==> flow/design.v <==
`timescale 1ns / 1ps
module RISCuva0 ( clk, reset,
 				  progAddress, progData, progReset,
 				  dataIn, dataOut,
				  portAddress, portRead, portWrite,
 				  intReq, intAck );
	input 	clk, reset; 		 
	output [9:0] progAddress; 	 
	input [13:0] progData; 		 
	output progReset; 			 
	input [7:0] dataIn; 		 
	output [7:0] dataOut; 		 
	output [7:0] portAddress; 	 
	output portRead; 			 
	output portWrite; 			 
	input intReq; 				 
	output intAck; 				 
    logic [7:0] dataBus; 					 
	logic [2+9:0] stackValue; 				 
	logic zeroFlag, carryFlag; 				 
	logic [13:0] opCode; 	
	logic [1:0] opA; 
	logic [1:0] opB;
	logic [1:0] opC;
	logic [3:0] rM;
	logic [3:0] rN;
	logic [9:0] immAddr;
	logic [7:0] immData;
	logic [4:0] immPort;
	assign opCode = progData; 	 
	assign opA = opCode[13:12];  
	assign opB = opCode[11:10];  
	assign opC = opCode[ 9: 8];  
	assign rM = opCode[ 7: 4]; 	 
	assign rN = opCode[ 3: 0]; 	 
	assign immAddr = opCode[ 9:0];  
	assign immData = opCode[11:4];  
	assign immPort = opCode[ 8:4];  
    logic MISC, JP, LOAD, ALU, CALL, GOTO, RETS, MOVOUT, RETN, RETI;
	logic DI, EI, FLAG_Z, FLAG_NZ, FLAG_C, FLAG_NC, LOGIX, ARITH;
	logic SHIFT, MOVIN, MOV, XNOR, OR, AND, ADD, ADC, SUB, SBC, ASR;
	logic RRC, ROR, ROL, IND, SEQ, DIR; 
    assign MISC = (opA == 2'b00);
	assign JP = (opA == 2'b01);
	assign LOAD = (opA == 2'b10);
	assign ALU = (opA == 2'b11);
	assign CALL = (opB == 2'b00);
	assign GOTO = (opB == 2'b01);
	assign RETS = (opB == 2'b10);
	assign MOVOUT = (opB == 2'b11);
	assign RETN = (opC == 2'b00);
	assign RETI = (opC == 2'b01);
	assign DI = (opC == 2'b10);
	assign EI = (opC == 2'b11);
	assign FLAG_Z = (opB == 2'b00);
	assign FLAG_NZ = (opB == 2'b01);
	assign FLAG_C = (opB == 2'b10);
	assign FLAG_NC = (opB == 2'b11);
	assign LOGIX = (opB == 2'b00);
	assign ARITH = (opB == 2'b01);
	assign SHIFT = (opB == 2'b10);
	assign MOVIN = (opB == 2'b11);
	assign MOV = (opC == 2'b00);
	assign XNOR = (opC == 2'b01);
	assign OR = (opC == 2'b10);
	assign AND = (opC == 2'b11);
	assign ADD = (opC == 2'b00);
	assign ADC = (opC == 2'b01);
	assign SUB = (opC == 2'b10);
	assign SBC = (opC == 2'b11);
	assign ASR = (opC == 2'b00);
	assign RRC = (opC == 2'b01);
	assign ROR = (opC == 2'b10);
	assign ROL = (opC == 2'b11);
	assign IND = (opC == 2'b00);
	assign SEQ = (opC == 2'b01);
	assign DIR = (opC >= 2'b10); 	
	logic [7:0] registerFile[0:15]; 			 
	always@(posedge clk)
	begin
	    if (reset)
	    begin
	       registerFile[0] <= 0;
	       registerFile[1] <= 1;
	    end   
		else if (LOAD | ALU)
			registerFile[rN] <= dataBus; 	 
	end
	logic [7:0] busN;
	assign busN = registerFile[rN]; 	 
	logic [7:0] busM;
	assign busM = registerFile[rM]; 	 
	logic [7:0] nextPort;
	always@(posedge clk)
	begin
        if (reset)
            nextPort <= 0;
        else if (portRead | portWrite)
            nextPort <= portAddress + 1; 	 
    end
	assign dataOut = busN; 					 
	assign portRead = ALU & MOVIN; 			 
	assign portWrite = MISC & MOVOUT; 		 
	assign portAddress = IND ? busM : 		 
						 SEQ ? nextPort :	 
							   {3'b111,immPort};  
	logic logicCarry;
	assign logicCarry = AND ? 1'b1 : OR ? 1'b0 : carryFlag;
	logic [7:0] logicALU;
	assign logicALU = AND ? busN & busM :
						  OR ?  busN | busM :
						  XNOR ? busN ~^ busM :
									 	 busM ; 
	logic [7:0] arithALU, altM;
	logic arithCarry, x, y, z;
	assign x = ADD ? 1'b0 : ADC ? carryFlag :
			   SUB ? 1'b1 : ~carryFlag;
	assign altM = (SUB | SBC) ? ~busM : busM;
	assign {z, arithALU, y} = {busN, 1'b1} + {altM, x};
	assign arithCarry = (SUB | SBC) ? ~z : z; 
	logic [7:0] shiftALU;
	logic shiftCarry;
	assign {shiftALU, shiftCarry} =
						ASR ? {busN[7], busN} :
						RRC ? {carryFlag, busN} :
						ROR ? {busN[0], busN} :
							  {busN[6:0], busN[7], busN[7]};
	always_comb
	begin
        dataBus = 8'b0;
        dataBus = ((LOAD | MISC) == 1)          ? immData   : dataBus;
        dataBus = (((ALU | JP) & LOGIX) == 1)   ? logicALU  : dataBus;
        dataBus = (((ALU | JP) & ARITH) == 1)   ? arithALU  : dataBus;
        dataBus = (((ALU | JP) & SHIFT) == 1)   ? shiftALU  : dataBus;
        dataBus = (((ALU | JP) & MOVIN) == 1)   ? dataIn    : dataBus;         
	end
	logic userEI, callingIRQ, intAck;
	logic mayIRQ;
	assign mayIRQ = ! (MISC & RETS
				  | MISC & MOVOUT
				  | ALU & MOVIN);
	logic validIRQ;
	assign validIRQ = intReq & ~intAck & userEI & mayIRQ;
	logic [9:0] destIRQ;
	assign destIRQ = callingIRQ ? 10'h001 : 10'h000;
	always@(posedge clk)
	begin
		if (reset) 					 userEI <= 0;
		else if (MISC & RETS & DI)   userEI <= 0;
		else if (MISC & RETS & EI)   userEI <= 1;
		if (reset) 					 intAck <= 0;
		else if (validIRQ) 			 intAck <= 1;
		else if (MISC & RETS & RETI) intAck <= 0;
		if (reset) 					 callingIRQ <= 0;
		else 						 callingIRQ <= validIRQ;
	end
	always@(posedge clk)
	begin
		if (MISC & RETS & RETI) 	 
			{carryFlag,zeroFlag} <= stackValue[11:10];
		else begin
			if (LOAD | ALU)  
				zeroFlag <= (dataBus == 8'h00);
			if (ALU & ~MOVIN)  
				carryFlag <= LOGIX ? logicCarry :
							 SHIFT ? shiftCarry :
									 arithCarry ;
		end
	end
	logic [9:0] PC;
	logic [9:0] nextPC, incrPC;
    logic validFlag;
	assign validFlag = FLAG_Z ?   zeroFlag :
				 	 FLAG_NZ ? ~zeroFlag :
					 FLAG_C ?  carryFlag :
							  ~carryFlag ; 	
	logic onRet;
	assign onRet = MISC & RETS & (RETN | RETI);
	logic onJump;
	assign onJump = MISC & (GOTO | CALL) | JP & validFlag;
	assign incrPC = PC + (callingIRQ ? 0 : 1);
	always_comb
	begin
	   nextPC = 10'b0;
	   nextPC = (!(onRet == 1) | !(onJump == 1))      ? incrPC : nextPC;
	   nextPC = (onRet == 1)                          ? stackValue[9:0]    : nextPC;
       nextPC = (onJump == 1)                         ? immAddr | destIRQ : nextPC;
	end
	always@(posedge clk)
	begin
        if (reset)
            PC <= 0;
        else
            PC <= nextPC;
    end
	assign progAddress = nextPC;
	assign progReset = (reset == 1) ? 1 : validIRQ; 
	logic [3:0] SP;  
	always@(posedge clk)
	begin
		if (reset) 							SP <= 0;
		else if (MISC & CALL) 				SP <= SP + 1;
		else if (MISC & RETS & (RETN|RETI)) SP <= SP - 1;
	end
	logic [3:0] mySP;
	assign mySP = (CALL | GOTO) ? SP : SP - 1;
	logic [2+9:0] stackMem[0:15]; 		 
	always@(posedge clk)
	begin
		if (MISC & CALL)  
			stackMem [mySP] <= {carryFlag, zeroFlag, incrPC};
	end
	assign stackValue = stackMem[mySP]; 
endmodule 	 
# Reports on RISCuva0
# The steps from the RTL of RISCuva0 to its reports follow in flow order.
# Line numbers count from 1 in the design file above.
# Operators carry their Yosys type and port widths (W data, S select, Z words).
# Cell names lack the library's common part.
# The mark n/a stands for no value.
# inputs
design	RISCuva0
clock	clk
lib	sky130hd
pvt_corner	tt_025C_1v80

# After elaboration
# Source: Yosys, flattened and elaborated, memories not mapped. Widths are those after wreduce. Registers that Yosys merges into a memory's read port (data or address) are not register bits. Print and check cells do not count. Equal cells are merged and count once.
# Yosys's memory passes give these memory sizes; they may raise the number of words (mostly to a power of two), join words into wider ones and drop unused or constant bits.
# classes
reduce_logical	13
logic	39
addsub	5
n_mux	50
eq_ne	15
# op_table
operator	n
$mux W8	13
$eq A32 B1 Y1 const B	3
$and A32 B1 Y32	3
$mux W10	3
$mux W9	3
$mux W1	24
$mux W4	6
$and A1 B1 Y1	15
$eq A2 B2 Y1 const B	6
$mux W12	1
$or A1 B1 Y1	11
$add A10 B1 Y10	1
$or A10 B1 Y10	1
$add A9 B9 Y10	1
$reduce_bool A2 Y1	4
$add A8 B1 Y8 const B	1
$and A8 B8 Y8	1
$or A8 B8 Y8	1
$xnor A8 B8 Y8	1
$not A8 Y8	1
$logic_not A8 Y1	1
$eq A2 B1 Y1 const B	3
$logic_not A2 Y1	3
$not A1 Y1	5
$add A4 B1 Y4 const B	1
$sub A4 B1 Y4 const B	1
$ne A4 B1 Y1 const B	1
$logic_not A1 Y1	3
# Other operator kinds: 3; their cells: 4.
# word_totals
output_inout_bits	30
mem_count	2
register_bits	27
ram_bits	320
in_bits	25
wordCells	132
# mem_list
name	size	word_bits	line	text
stackMem	16	12	207	logic [2+9:0] stackMem[0:15];
registerFile	16	8	78	logic [7:0] registerFile[0:15];

# Longest topological paths
# Depth = most cells in a row (Yosys ltp): at word level without a register or memory, in the mapped netlist without a sequential cell, where the memories' decode and read muxes count.
# logic_depth
depth_word	11
ABC_AREA	0
mapped_depth	17
ltp_nobuf	14

# After synthesis
# Source: synth_stat.txt of the flow (Yosys; design flattened, memories mapped). It holds for the ABC_AREA given above (unset counts as 0); a run with the other value may have another netlist.
# mapped
buffers	61
ff_cells	347
cells	1103
area_um2	16905.0
seq_area_um2	10169.8
# types
cell_type	n	area_total_um2
edfxtp_1	322	9.67E+03
mux4_2	114	2.57E+03
dfxtp_1	25	500.48
mux2i_1	47	470.451
ha_1	30	375.36
nor2_1	79	296.534
nand2_1	58	217.709
a21oi_1	39	195.187
xnor2_1	22	192.685
nor2b_1	26	162.656
mux2_2	13	146.39
inv_1	34	127.622
a22oi_1	16	120.115
a211oi_1	15	112.608
nand2b_1	16	100.096
clkbuf_1	26	97.594
nand3_1	18	90.086
o21ai_0	18	90.086
# Not listed: further types 53, cells in them 185.

# Worst setup path after synthesis
# OpenSTA on the mapped netlist: ideal clock, no wires. The path of least setup slack (recovery checks aside). Input and output delay are each 20% of the period. Register names are those of the netlist, which keeps one name where synthesis merged equal registers.
# synth_timing
path_kind	input to register
start	input port progData[1]
end	register zeroFlag
path_stages	17
slack_ns	0.381
path_delay_ns	3.827
setup_ns	0.256
required_ns	5.004
arrival_time_ns	4.623
input_delay_ns	1.052
path_buffers	4
period_ns	5.26
launch_ns	1.052
period_less_setup_slack_ns	4.879
# "path_delay_ns" = arrival - input delay + setup time.
# "path_stages": output pins that drive a net of the path, with the launching flip-flop's if there is one; two outputs of one cell count as two.
# "period_less_setup_slack_ns" is the clock period less the worst setup slack; recovery checks do not enter. This is arithmetic on one report: input and output delays are still those of the set period (20% each).
# The rows between start and end are the longest chain of elaborated cells between them; the timing report does not say that the signal goes this way. Where chains are equally long, one stands for them.
# Each line given opens the expression or statement behind the cell; cells for indexed reads and writes are added by Yosys, which also makes memories of some case tables.
# A memory read counts as a cell of the chain, while the word-level depth stops at memories.
# synth_via
cell_sequence	buf_6 -> buf_6 -> buf_4 -> buf_1 -> mux4_2 -> a21oi_1 -> a21o_1 -> inv_1 -> ha_1 -> a21oi_1 -> a21oi_1 -> a2111oi_0 -> o21bai_1 -> mux2i_1 -> or4_1 -> and4b_1 -> a41o_1
elab_chain_cells	12
cone_cells	18
lines_between	15
cone_classes	add/sub (1); mux (12); logic (3); reduce/logical (1); memory (1)
# synth_lines
item	line	text
start: declaration	9	input [13:0] progData;
$mem_v2 Z16 W8	78	logic [7:0] registerFile[0:15];
$xnor A8 B8 Y8	112	XNOR ? busN ~^ busM :
$mux W8	112
$mux W8	111	OR ? busN | busM :
$mux W8	110	assign logicALU = AND ? busN & busM :
$mux W8	132	dataBus = (((ALU | JP) & LOGIX) == 1)   ? logicALU  : dataBus;
$mux W8	133	dataBus = (((ALU | JP) & ARITH) == 1)   ? arithALU  : dataBus;
$mux W8	134	dataBus = (((ALU | JP) & SHIFT) == 1)   ? shiftALU  : dataBus;
$mux W8	135	dataBus = (((ALU | JP) & MOVIN) == 1)   ? dataIn    : dataBus;
$logic_not A8 Y1	163	zeroFlag <= (dataBus == 8'h00);
$mux W1	162	if (LOAD | ALU)
$mux W1	159	if (MISC & RETS & RETI)
end: assignment	163
end: declaration	20	logic zeroFlag, carryFlag;
# Some nets on the timed path still bear RTL names; the line given drives or declares the net.
# synth_nets
signal	line	text
dataOut[2]	90	assign busN = registerFile[rN];

# Timing after layout
# Path of least setup slack in the final report of record 1 (OpenROAD, finished layout, wires in). Where an end is a register, its clock arrival counts in the times.
# layout_timing
path_kind	input to output
start	input port progData[11]
end	output port progAddress[9]
path_buffers	5
path_stages	11
output_delay_ns	1.34
launch_ns	1.34
required_ns	5.38
slack_ns	-0.09
arrival_time_ns	5.46
input_delay_ns	1.34
period_ns	6.72
# The rows between start and end are the longest chain of elaborated cells between them; the timing report does not say that the signal goes this way. Where chains are equally long, one stands for them.
# layout_via
cell_sequence	clkdlybuf4s50_1 -> buf_2 -> nor2_1 -> a21oi_1 -> buf_2 -> buf_2 -> mux4_2 -> mux4_2 -> mux2i_1 -> mux2i_1 -> clkdlybuf4s50_1
elab_chain_cells	11
cone_cells	20
cone_classes	eq/ne (2); mux (7); logic (7); reduce/logical (3); memory (1)
# layout_lines
item	line	text
start: declaration	9	input [13:0] progData;
$eq A2 B2 Y1	57	assign FLAG_C = (opB == 2'b10);
$mux W1	175	FLAG_C ? carryFlag :
$mux W1	174	FLAG_NZ ? ~zeroFlag :
$mux W1	173	assign validFlag = FLAG_Z ? zeroFlag :
$and A1 B1 Y1	180	assign onJump = MISC & (GOTO | CALL) | JP & validFlag;
$or A1 B1 Y1	180
$logic_not A1 Y1	185	nextPC = (!(onRet == 1) | !(onJump == 1)) ? incrPC : nextPC;
$or A1 B1 Y1	185
$mux W10	185
$mux W10	186	nextPC = (onRet == 1) ? stackValue[9:0] : nextPC;
$mux W10	187	nextPC = (onJump == 1)                         ? immAddr | destIRQ : nextPC;
end: declaration	8	output [9:0] progAddress;

# Settings and measured results of 2 stored flow runs for module RISCuva0 (sky130hd), not sorted in any way. The constraints put input and output delay at 20% of the set period each and load the outputs with 0.01 pF.
# "worst_path_time_ns": the worst setup path's part of the clock period (all of it between registers, 20% less for each end at a port) less its slack. A launch clock that arrives late makes it longer, a capture clock that arrives late makes it shorter.
# "total_power_uw" is the tool's figure for a default switching activity; nothing was simulated.
# A setting shown as -- is not set for that run.
# A result given as -- is not shown for that run.
run name	period_ns	CORE_UTILIZATION	SETUP_SLACK_MARGIN	HOLD_SLACK_MARGIN	CORE_MARGIN	CELL_PAD_IN_SITES_GLOBAL_PLACEMENT	GPL_TIMING_DRIVEN	GPL_ROUTABILITY_DRIVEN	CTS_CLUSTER_DIAMETER	MIN_ROUTING_LAYER	MAX_ROUTING_LAYER	CAP_MARGIN	SLEW_MARGIN	PLACE_DENSITY_LB_ADDON	ABC_AREA	CTS_CLUSTER_SIZE	total_power_uw	final_setup_ws_ns	hold_ws_ns	stdcell_area_um2	worst_path_time_ns	worst_setup_path_type	post_synth_area_um2	dieArea_um2
record 1	6.72	25	-0.67	0.08	6	3	0	1	165	met2	met5	20	20	--	--	--	5569	-0.086	0.460	20280.7	4.12	input to output	16905.0	74005.8
record 2	4.77	65	0.94	--	2	2	--	--	--	--	met4	20	20	0.18	1	41	--	--	--	--	--	--	--	--
# Record 2: unfinished; error FLW-0024 in placement
